==> flow/design.v <==
module chu_gpo
   #(parameter W = 8)   
   (
    input  logic clk,
    input  logic reset,
    input  logic cs,
    input  logic read,
    input  logic write,
    input  logic [4:0] addr,
    input  logic [31:0] wr_data,
    output logic [31:0] rd_data,
    output logic [W-1:0] dout
   );
   logic [W-1:0] buf_reg;
   logic wr_en;
   always_ff @(posedge clk, posedge reset)
      if (reset)
         buf_reg <= 0;
      else   
         if (wr_en)
            buf_reg <= wr_data[W-1:0];
   assign wr_en = cs && write;
   assign rd_data =  0;
   assign dout = buf_reg;
endmodule
==> Reports on chu_gpo <==
Tool output for the design above, in the order of the flow.
Line numbers count from 1 in the design file above.
{ "setup": {"design": "chu_gpo", "clock": "clk", "lib": "sky130hd", "corner": "tt_025C_1v80"} }

==> Elaborated design <==
Source: Yosys, flattened and elaborated, memories not mapped. Widths are those after wreduce; folded enables and synchronous resets count as part of the registers. Registers that Yosys merges into a memory's read port (data or address) are not register bits. Print and check cells do not count. Equal cells are merged and count once.
{ "classes": {"reduce_logical": 1} }
{ "op_table": {"columns": ["operator", "count"], "rows": [
  ["logical AND 1 bit", 1]
]} }
{ "bits": {"ff_bits": 8, "in_bits": 42, "output_inout_bits": 40, "word_cells": 2} }

==> Logic depth <==
Yosys ltp: most cells in a row. Word level: on the elaborated netlist, between registers, memories and ports. Mapped: between sequential cells and ports; inverters and the memories' decode and read muxes count.
{ "depth": {"depth_word": 1, "abc_area": 0, "depth_mapped": 2, "mapped_depth_nobuf": 2} }

==> Mapped cells and area <==
The flow's flattened synthesis, as Yosys stat reports it; memories are mapped. The netlist is that of the ABC_AREA named above (0 if unset); the other value can give another one.
{ "types": {"columns": ["cell_type", "count", "area_total_um2"], "rows": [
  ["sky130_fd_sc_hd__buf_4", 32, 240.23],
  ["sky130_fd_sc_hd__dfrtp_1", 8, 200.192],
  ["sky130_fd_sc_hd__mux2_2", 8, 90.086],
  ["sky130_fd_sc_hd__nand2_2", 1, 6.256],
  ["sky130_fd_sc_hd__conb_1", 1, 3.754],
  ["sky130_fd_sc_hd__inv_1", 1, 3.754]
]} }
{ "mapped": {"mapped_cells": 51, "synth_area_mm2": 0.0005443, "flip_flops": 8, "buffers": 32} }

==> Path before layout <==
OpenSTA on the mapped netlist: ideal clock, no wires. The path of least setup slack (recovery checks aside). Input and output delay are each 20% of the period. Register names are those of the netlist, which keeps one name where synthesis merged equal registers.
{ "synth_path": {"path_type": "register to register", "from": "register (no name shown)", "to": "register buf_reg[0]", "period_ns": 0.766, "setup_time_ns": 0.125, "launch_ns": 0.000, "t_arrival_ns": 0.646, "slack_ns": -0.005, "delay_ns": 0.771, "stages": 2, "synth_period_reached_ns": 0.771} }
"delay_ns" = arrival - input delay + setup time.
"stages" counts driving pins, that of a launching flip-flop among them; a cell with two outputs on the path counts twice.
"synth_period_reached_ns" = period - worst setup slack (recovery checks aside). The figure is calculated, with input and output delays left at 20% of the set period.
{ "synth_via": {"cell_sequence": "sky130_fd_sc_hd__dfrtp_1 > sky130_fd_sc_hd__mux2_2"} }
{ "synth_lines": {"columns": ["item", "line", "text"], "rows": [
  ["end, assigned", 18, "buf_reg <= 0;"],
  ["end, assigned", 21, "buf_reg <= wr_data[W-1:0];"],
  ["end, declared", 14, "logic [W-1:0] buf_reg;"]
]} }
No chain of elaborated cells between the ends is given.

==> runs of chu_gpo <==
Record of 2 stored runs of the RTL-to-layout flow on chu_gpo, platform sky130hd. The runs are unordered. Constraints: input delay and output delay 20% of the set period each, output load 0.01 pF.
[
  {
    "run": "entry A",
    "settings": { "period_ns": 1.06, "CORE_UTILIZATION": 69, "SETUP_SLACK_MARGIN": 0.24, "PLACE_DENSITY_LB_ADDON": 0.19, "CELL_PAD_IN_SITES_DETAIL_PLACEMENT": 1, "TNS_END_PERCENT": 10, "GPL_TIMING_DRIVEN": 0, "CTS_CLUSTER_SIZE": 48, "CAP_MARGIN": 5, "MAX_ROUTING_LAYER": "met4", "CORE_MARGIN": 2, "SLEW_MARGIN": 20 },
    "outcome": "did not finish, floorplanning stopped with PDN-0185"
  },
  {
    "run": "entry B",
    "settings": { "period_ns": 0.578, "CORE_UTILIZATION": 51, "PLACE_DENSITY_LB_ADDON": 0.21, "CELL_PAD_IN_SITES_GLOBAL_PLACEMENT": 3, "CELL_PAD_IN_SITES_DETAIL_PLACEMENT": 1, "TNS_END_PERCENT": 35, "GPL_TIMING_DRIVEN": 0, "CAP_MARGIN": 10, "SLEW_MARGIN": 15, "CORE_MARGIN": 2 },
    "outcome": "did not finish, placement stopped with FLW-0024"
  }
]
